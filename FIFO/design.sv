==> flow/design.v <==
module fifo_2 (	input clk, wr_en, rd_en, rst, fifo_on,
						output empty, full,		
						input [31:0] din,
						output reg [31:0] dout
				  );
	reg [2:0]  count = 0;
	reg [31:0] fifo [0:7];
	reg [2:0]  write = 0;
	reg [2:0]  read = 0;
	always @(posedge clk) 
		begin
			if(fifo_on == 0);
			else 
				begin
					if(rst) 
						begin
							read = 0;
							write = 0;
					   end
			else if (rd_en == 1'b1 && count != 0) 
				begin
					dout = fifo[read];
					read = read + 1'b1;  
				end
			else if (wr_en == 1'b1 && count < 8)
				begin
					fifo[write] = din;
					write = write + 1'b1;  
				end
			else;
		end
			if (write == 8)
					write = 0;
			else if(read == 8)
					read = 0;
		else;
			if (read > write)
				count = read- write;
			else if (write > read)
				count = write - read;
				else;
		end
	assign empty = (count == 0)? 1'b1 : 1'b0;
	assign full = (count == 8)? 1'b1 : 1'b0;
endmodule
Reports on fifo_2
The steps from the RTL of fifo_2 to its reports follow in flow order.
Line numbers count from 1 in the design file above.
{"block": "setup", "design": "fifo_2", "clk_port": "clk", "lib": "sky130hd", "corner": "tt_025C_1v80"}

After elaboration
Yosys after proc, flatten, opt, wreduce and memory -nomap, before mapping. Memory bits, and registers merged into a memory's read port (data or address), are not among the register bits. Print and check cells are not counted. Equal cells are merged and count once.
Yosys's memory passes give these memory sizes; they may raise the number of words (mostly to a power of two), join words into wider ones and drop unused or constant bits.
{"block": "word_totals", "word_cells": 40, "out_inout_bits": 34, "reg_bits": 9, "clocked_rd_ports_x_width": 32, "latchBits": 0, "mem_bits_ro": 0, "n_memories": 1, "ram_bits": 256}
{"block": "classes", "mul": 0, "n_div": 0, "n_addsub": 4, "n_eq": 0, "compare": 3, "muxes": 22, "logic": 1, "reduce_and_logical": 6, "shifts": 0}
{"block": "mem_list", "name": "fifo", "size": 8, "width": 32, "rd": 1, "wr": 1, "line_no": 7, "text": "reg [31:0] fifo [0:7];"}
{"block": "op_table", "operator": "2-to-1 mux 32 bit", "count": 4}
{"block": "op_table", "operator": "2-to-1 mux 3 bit", "count": 13}
{"block": "op_table", "operator": "adder 3 x 1 -> 3 bit with constant B", "count": 2}
{"block": "op_table", "operator": "subtractor 3 bit", "count": 2}
{"block": "op_table", "operator": "greater-than comparator 3 bit", "count": 2}
{"block": "op_table", "operator": "2-to-1 mux 1 bit", "count": 5}
{"block": "op_table", "operator": "< comparator 3 x 4 -> 1 bit with constant B", "count": 1}
{"block": "op_table", "operator": "zero test 3 bit", "count": 1}
{"block": "op_table", "operator": "AND reduction 3 bit", "count": 1}
{"block": "op_table", "operator": "nonzero test 3 bit", "count": 1}
{"block": "op_table", "operator": "logical AND 1 bit", "count": 2}
{"block": "op_table", "operator": "nonzero test 2 bit", "count": 1}
{"block": "op_table", "operator": "inverter 1 bit", "count": 1}

Logic depth
Depth = most cells in a row (Yosys ltp): at word level without a register or memory, in the mapped netlist without a sequential cell, where the memories' decode and read muxes count.
{"block": "depth", "word_depth": 9, "ABC_AREA": 1, "depth_mapped": 15, "depth_no_buf": 14}

Synthesis result
Source: synth_stat.txt of the flow (Yosys; design flattened, memories mapped). It holds for the ABC_AREA given above (unset counts as 0); a run with the other value may have another netlist.
The area totals of this step are shown rounded.
{"block": "by_type", "cell": "sky130_fd_sc_hd__edfxtp_1", "count": 291}
{"block": "by_type", "cell": "sky130_fd_sc_hd__nor2_1", "count": 206}
{"block": "by_type", "cell": "sky130_fd_sc_hd__o21ai_0", "count": 154}
{"block": "by_type", "cell": "sky130_fd_sc_hd__nand2_1", "count": 135}
{"block": "by_type", "cell": "sky130_fd_sc_hd__o21ai_1", "count": 42}
{"block": "by_type", "cell": "sky130_fd_sc_hd__dfxtp_1", "count": 6}
{"block": "by_type", "cell": "sky130_fd_sc_hd__ha_1", "count": 8}
{"block": "by_type", "cell": "sky130_fd_sc_hd__buf_2", "count": 16}
{"block": "by_type", "cell": "sky130_fd_sc_hd__clkbuf_1", "count": 19}
{"block": "by_type", "cell": "sky130_fd_sc_hd__inv_1", "count": 17}
{"block": "by_type", "cell": "sky130_fd_sc_hd__nand3_1", "count": 12}
{"block": "by_type", "cell": "sky130_fd_sc_hd__buf_4", "count": 7}
{"block": "by_type", "cell": "sky130_fd_sc_hd__buf_6", "count": 4}
{"block": "by_type", "cell": "sky130_fd_sc_hd__fa_1", "count": 2}
{"block": "by_type", "cell": "sky130_fd_sc_hd__buf_8", "count": 2}
{"block": "by_type", "cell": "sky130_fd_sc_hd__nand4_1", "count": 3}
{"block": "by_type", "cell": "sky130_fd_sc_hd__xnor2_1", "count": 2}
{"block": "by_type", "cell": "sky130_fd_sc_hd__clkbuf_2", "count": 3}
Not listed: further types 8, cells in them 10.
{"block": "synth_totals", "stdcells": 939, "area_mm2": 0.01177, "sequential_area_mm2": 0.008858, "ffs": 297}

Timing after synthesis
OpenSTA on the mapped netlist: ideal clock, no wires. The path of least setup slack (recovery checks aside). Input and output delay are each 20% of the period. Register names are those of the netlist, which keeps one name where synthesis merged equal registers.
{"block": "synth_path", "path_kind": "input-to-reg", "start": "input fifo_on", "end": "memory fifo[0][0]", "t_arrival_ns": 2.813, "period_ns": 4.97, "slack_ns": 1.736, "driving_pins": 6, "path_delay_ns": 2.240, "t_required_ns": 4.549, "period_less_setup_slack_ns": 3.234}
"path_delay_ns" is the arrival time less input delay plus setup time.
"driving_pins": output pins that drive a net of the path, with the launching flip-flop's if there is one; two outputs of one cell count as two.
"period_less_setup_slack_ns" = period - worst setup slack (recovery checks aside). The figure is calculated, with input and output delays left at 20% of the set period.
Between the ends stands the longest chain of elaborated cells between them, by number of cells; it is not shown to be the way that was timed. Of several equally long chains one is given.
Each line given opens the expression or statement behind the cell; cells for indexed reads and writes are added by Yosys, which also makes memories of some case tables.
Only ways into the end's enable, where the timed path ends, are counted here.
{"block": "synth_between", "cell_sequence": "sky130_fd_sc_hd__inv_2 -> sky130_fd_sc_hd__nor2_4 -> sky130_fd_sc_hd__inv_1 -> sky130_fd_sc_hd__nor2_1 -> sky130_fd_sc_hd__nand2_1 -> sky130_fd_sc_hd__nor2_1", "elab_chain_cells": 1}
{"block": "synth_rtl", "item": "start: declaration", "line_no": 1, "text": "module fifo_2 ( input clk, wr_en, rd_en, rst, fifo_on,"}
{"block": "synth_rtl", "item": "2-to-1 mux 3 bit", "line_no": 12, "text": "if(fifo_on == 0);"}
{"block": "synth_rtl", "item": "end: declaration", "line_no": 7, "text": "reg [31:0] fifo [0:7];"}

Hand-over note for fifo_2

fifo_2 through Yosys and OpenROAD on sky130hd: 2 stored runs, unordered, with their settings. The constraints put input and output delay at 20% of the set period each and load the outputs with 0.01 pF.

{"run": "flow run A", "settings": { "period_ns": 6.94, "CORE_UTILIZATION": 70, "SETUP_SLACK_MARGIN": 0.12, "PLACE_DENSITY_LB_ADDON": 0.27, "CORE_ASPECT_RATIO": 1.13, "CORE_MARGIN": 7, "CELL_PAD_IN_SITES_GLOBAL_PLACEMENT": 1, "CELL_PAD_IN_SITES_DETAIL_PLACEMENT": 1, "TNS_END_PERCENT": 75, "ABC_AREA": 1, "CTS_CLUSTER_SIZE": 74, "CAP_MARGIN": 30, "SLEW_MARGIN": 20 }, "outcome": "no results, placement failed with DPL-0033"}
{"run": "flow run B", "settings": { "period_ns": 3.27, "CORE_UTILIZATION": 71, "PLACE_DENSITY": 0.89, "CORE_MARGIN": 10, "CELL_PAD_IN_SITES_DETAIL_PLACEMENT": 2, "GPL_TIMING_DRIVEN": 0, "SLEW_MARGIN": 0, "CAP_MARGIN": 20 }, "outcome": "no results, placement failed with DPL-0033"}

End of note.
