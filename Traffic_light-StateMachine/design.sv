==> flow/design.v <==
module traffic_light_behav ( input m, clk, rst,
                             output reg r1, r2, y1, y2, g1, g2);
  localparam state_0 = 3'b000;
  localparam state_1 = 3'b001;
  localparam state_2 = 3'b010;
  localparam state_3 = 3'b011;
  localparam state_4 = 3'b100;
  localparam state_5 = 3'b101;
  reg [2:0] CurrentState, NextState;
  always @(posedge clk or posedge rst) begin
    if (rst) 
      CurrentState = state_0;
 	else 
      CurrentState = NextState;
   end
  always @(posedge clk) begin
    if (CurrentState == state_0) 
      begin
   		r1 = 1;
        r2 = 0;
        y1 = 0;
        y2 = 0;
        g1 = 0;
        g2 = 1;
      end
   else if (CurrentState == state_1) 
      begin
   		r1 = 1;
        r2 = 0;
        y1 = 0;
        y2 = 1;
        g1 = 0;
        g2 = 0;
      end
 else if (CurrentState == state_2) 
      begin
   		 r1 = 1;
         r2 = 1;
         y1 = 0;
         y2 = 0;
         g1 = 0;
         g2 = 0;
      end
 else if (CurrentState == state_3) 
      begin
         r1 = 0;
         r2 = 1;
         y1 = 0;
         y2 = 0;
   		 g1 = 1;
         g2 = 0;
      end
 else if (CurrentState == state_4) 
      begin
          r1 = 0;
          r2 = 1;
   		  y1 = 1;
          y2 = 0;
          g1 = 0;
          g2 = 0;
      end
  else if (CurrentState == state_5) 
      begin
   		 r1 = 1;
         r2 = 1;
         y1 = 0;
         y2 = 0;
         g1 = 0;
         g2 = 0;
      end
  end
  always @(CurrentState or m) 
    begin
		NextState = CurrentState;
      	case (CurrentState)
	state_0 : 
		if (m) 
          NextState = state_1;
   state_1 : 
      if (m)
        NextState = state_3;
      else if (!m)  
        NextState = state_2;
   state_2: 
      if (m) 
        NextState = state_3;
   state_3 :
      if (m) 
        NextState = state_4;
   state_4 :
     if (m) 
       NextState = state_0;
     else if (!m) 
       NextState = state_5;
   state_5 : 
     if (m)
       NextState = state_0;
	endcase
	end
endmodule
From RTL to reports: traffic_light_behav
What the tools print for traffic_light_behav, step after step. Lines are those of the file above, counted from 1. Library cell names are shortened. The mark - stands for no value.

Design top: traffic_light_behav. Clock: clk. Library: sky130hd. Library corner: tt_025C_1v80.

Word level
Counts by Yosys on the flattened word-level netlist (proc, flatten, opt, wreduce; memories kept). Register bits leave out memories and registers merged into their read ports (data or address). Print and check cells are left out. Cells with the same type and inputs are merged into one.

The entry for equality and inequality tests reads 9. Under reduce/logical cells stands 10. For multiplexer cells the number is 21.

Operators by type and width (count): case mux 3 bit (select 6 bit) (1); two-way mux 1 bit (15); two-way mux 3 bit (5); inequality test 2 bit with constant B (4); equality test 3 x 2 -> 1 bit with constant B (2); equality test 3 bit with constant B (2); nonzero test 6 bit (1); AND reduction 5 bit (1); nonzero test 5 bit (1); nonzero test 4 bit (1); OR reduction 4 bit (1); equality test 3 x 1 -> 1 bit with constant B (1); zero test 3 bit (1); nonzero test 3 bit (1); OR reduction 3 bit (1); nonzero test 2 bit (1); OR reduction 2 bit (1).

The entry for input bits reads 3. The figure for elaborated cells is 47. Output and inout port bits: 6. The entry for register bits after elaboration reads 9.

Longest topological paths
Yosys ltp: most cells in a row. Word level: on the elaborated netlist, between registers, memories and ports. Mapped: between sequential cells and ports; inverters and the memories' decode and read muxes count.

The entry for depth in word-level cells reads 6. Under ABC_AREA stands 0. The figure for gate-level depth with buffers is 2. The figure for gate-level depth less buffers is 2.

Netlist
The flow's flattened synthesis, as Yosys stat reports it; memories are mapped. The netlist is that of the ABC_AREA named above (0 if unset); the other value can give another one.

For cell count the number is 38. For sequential part of the area the number is 271.5 um^2. Buffers: 0. Under flip-flops stands 12. The figure for mapped area is 420.4 um^2.

Cells by type: dfrtp_1 (count 5, area in all 125.12 um^2); dfxtp_1 (count 6, area in all 120.115 um^2); nor2_1 (count 8, area in all 30.029 um^2); dfstp_2 (count 1, area in all 26.275 um^2); o21a_1 (count 2, area in all 15.014 um^2); and2_1 (count 2, area in all 12.512 um^2); inv_1 (count 3, area in all 11.261 um^2); or4_4 (count 1, area in all 11.261 um^2); a21oi_1 (count 2, area in all 10.01 um^2); a41o_1 (count 1, area in all 10.01 um^2); o211a_1 (count 1, area in all 10.01 um^2); nor3b_1 (count 1, area in all 7.507 um^2); o31ai_1 (count 1, area in all 7.507 um^2); nand2b_1 (count 1, area in all 6.256 um^2); nor2b_1 (count 1, area in all 6.256 um^2); o22ai_1 (count 1, area in all 6.256 um^2); nor3_1 (count 1, area in all 5.005 um^2).

Path before layout
OpenSTA on the mapped netlist: ideal clock, no wires. The path of least setup slack (recovery checks aside). Input and output delay are each 20% of the period. Register names are those of the netlist, which keeps one name where synthesis merged equal registers.

Path kind: register -> register. Start: register (name not given). End: register r2. Slack: 199 ps. Arrival time: 1096 ps. The entry for period reads 1410 ps. For required time the number is 1295 ps. For path delay the number is 1211 ps. For stages the number is 3. Under buffers on the path stands 0. For library setup time the number is 115 ps. The figure for launch time at the first pin is 0 ps. Under synthesis period reached stands 1211 ps.

"path delay" = arrival - input delay + setup time. "stages": output pins that drive a net of the path, with the launching flip-flop's if there is one; two outputs of one cell count as two. "synthesis period reached" is the clock period less the worst setup slack; recovery checks do not enter. This is arithmetic on one report: input and output delays are still those of the set period (20% each). At most two assigning lines are given for a register; there are more.

Path through: dfrtp_1 -> or4_4 -> o21a_1.

RTL lines, path after synthesis: end, assigned (line 20) `r2 = 0;`; end, assigned (line 29) `r2 = 0;`; end, declared (line 2) `output reg r1, r2, y1, y2, g1, g2);`.

No chain of elaborated cells between the ends is given.

Worst path after layout
From the final timing report of flow run 2: the path of least setup slack in the routed layout; clock arrival at registers is part of the times. The report prints the path's times to 10 ps; the period is as set.

Path kind: register -> output. Start: register r2. End: output r2. The figure for launch time at the first pin is 260 ps. For required time the number is 1580 ps. Under buffers on the path stands 1. For stages the number is 2. The entry for period reads 1980 ps. The entry for output delay reads 400 ps. Slack: 460 ps. Arrival time: 1120 ps.

At most two assigning lines are given for a register; there are more.

Path through: dfxtp_1 -> clkdlybuf4s50_1. The entry for cells in the longest elaborated chain reads 0. For elaborated cells between the ends (all ways) the number is 0. For RTL lines with such cells the number is 0.

RTL lines, path after layout: start, declared (line 2) `output reg r1, r2, y1, y2, g1, g2);`; start, assigned (line 20) `r2 = 0;`; start, assigned (line 29) `r2 = 0;`; end, declared (line 2).

Hand-over note for traffic_light_behav

Flow measurements of traffic_light_behav on sky130hd: 2 stored runs with different settings, listed in no order. Input and output delays are each 20% of the period that was set; the output load is 0.01 pF. "clock period achieved" means the clock period less the worst setup slack. The figure is calculated, with input and output delays left at 20% of the set period. "critical setup path time": the worst setup path's part of the clock period (all of it between registers, 20% less for each end at a port) less its slack. A launch clock that arrives late makes it longer, a capture clock that arrives late makes it shorter. "critical setup path time" is given in steps of 10 ps.

Files of flow run 1:
==> flow/run.sh <==
#!/bin/bash
# the make line also repeats the synthesis and layout settings of config.mk as NAME=value (left out here)
make -C /OpenROAD-flow-scripts/flow DESIGN_CONFIG=/design/flow/config.mk WORK_HOME=/design/flow/orfs CLKGATE_MAP_FILE= finish
==> flow/config.mk <==
export PLATFORM = sky130hd
export DESIGN_NAME = traffic_light_behav
export DESIGN_NICKNAME = traffic_light_behav
export VERILOG_FILES = /design/flow/design.v
export SDC_FILE = /design/flow/constraint.sdc
export NUM_CORES = 4
export LEC_CHECK = 0
export ABC_AREA = 1
export CAP_MARGIN = 20
export CORE_ASPECT_RATIO = 0.64
export CORE_MARGIN = 2
export CORE_UTILIZATION = 33
export HOLD_SLACK_MARGIN = -0.03
export MAX_ROUTING_LAYER = met4
export MIN_ROUTING_LAYER = met2
export PLACE_DENSITY = 0.72
export SLEW_MARGIN = 35
==> flow/constraint.sdc <==
create_clock -name core_clock -period 1.83 [get_ports {clk}]
set_input_delay 0.3660 -clock core_clock [delete_from_list [all_inputs] [get_ports {clk}]]
set_output_delay 0.3660 -clock core_clock [all_outputs]
set_load 0.01 [all_outputs]

Outcome of flow run 1: no results, floorplanning failed with PDN-0185.

Files of flow run 2:
==> flow/run.sh <==
#!/bin/bash
# the make line also repeats the synthesis and layout settings of config.mk as NAME=value (left out here)
make -C /OpenROAD-flow-scripts/flow DESIGN_CONFIG=/design/flow/config.mk WORK_HOME=/design/flow/orfs CLKGATE_MAP_FILE= finish
==> flow/config.mk <==
export PLATFORM = sky130hd
export DESIGN_NAME = traffic_light_behav
export DESIGN_NICKNAME = traffic_light_behav
export VERILOG_FILES = /design/flow/design.v
export SDC_FILE = /design/flow/constraint.sdc
export NUM_CORES = 4
export LEC_CHECK = 0
export ABC_AREA = 0
export CAP_MARGIN = 5
export CELL_PAD_IN_SITES_GLOBAL_PLACEMENT = 3
export CORE_MARGIN = 2
export CORE_UTILIZATION = 33
export GPL_ROUTABILITY_DRIVEN = 1
export HOLD_SLACK_MARGIN = -0.05
export MAX_ROUTING_LAYER = met5
export MIN_ROUTING_LAYER = met2
export PLACE_DENSITY_LB_ADDON = 0.08
export SETUP_SLACK_MARGIN = 0.42
export SLEW_MARGIN = 20
==> flow/constraint.sdc <==
create_clock -name core_clock -period 1.98 [get_ports {clk}]
set_input_delay 0.3960 -clock core_clock [delete_from_list [all_inputs] [get_ports {clk}]]
set_output_delay 0.3960 -clock core_clock [all_outputs]
set_load 0.01 [all_outputs]

Results of flow run 2. The cell area after synthesis reads 420.4 um^2. The die size comes to 1575.3 um^2. The standard-cell area after layout stands at 556.8 um^2. The measured utilization is 48.8%. The setup slack of the critical path stands at 459 ps. The clock period achieved comes to 1521 ps. The critical setup path time stands at 1120 ps. Critical path type: register -> output.

End of note.
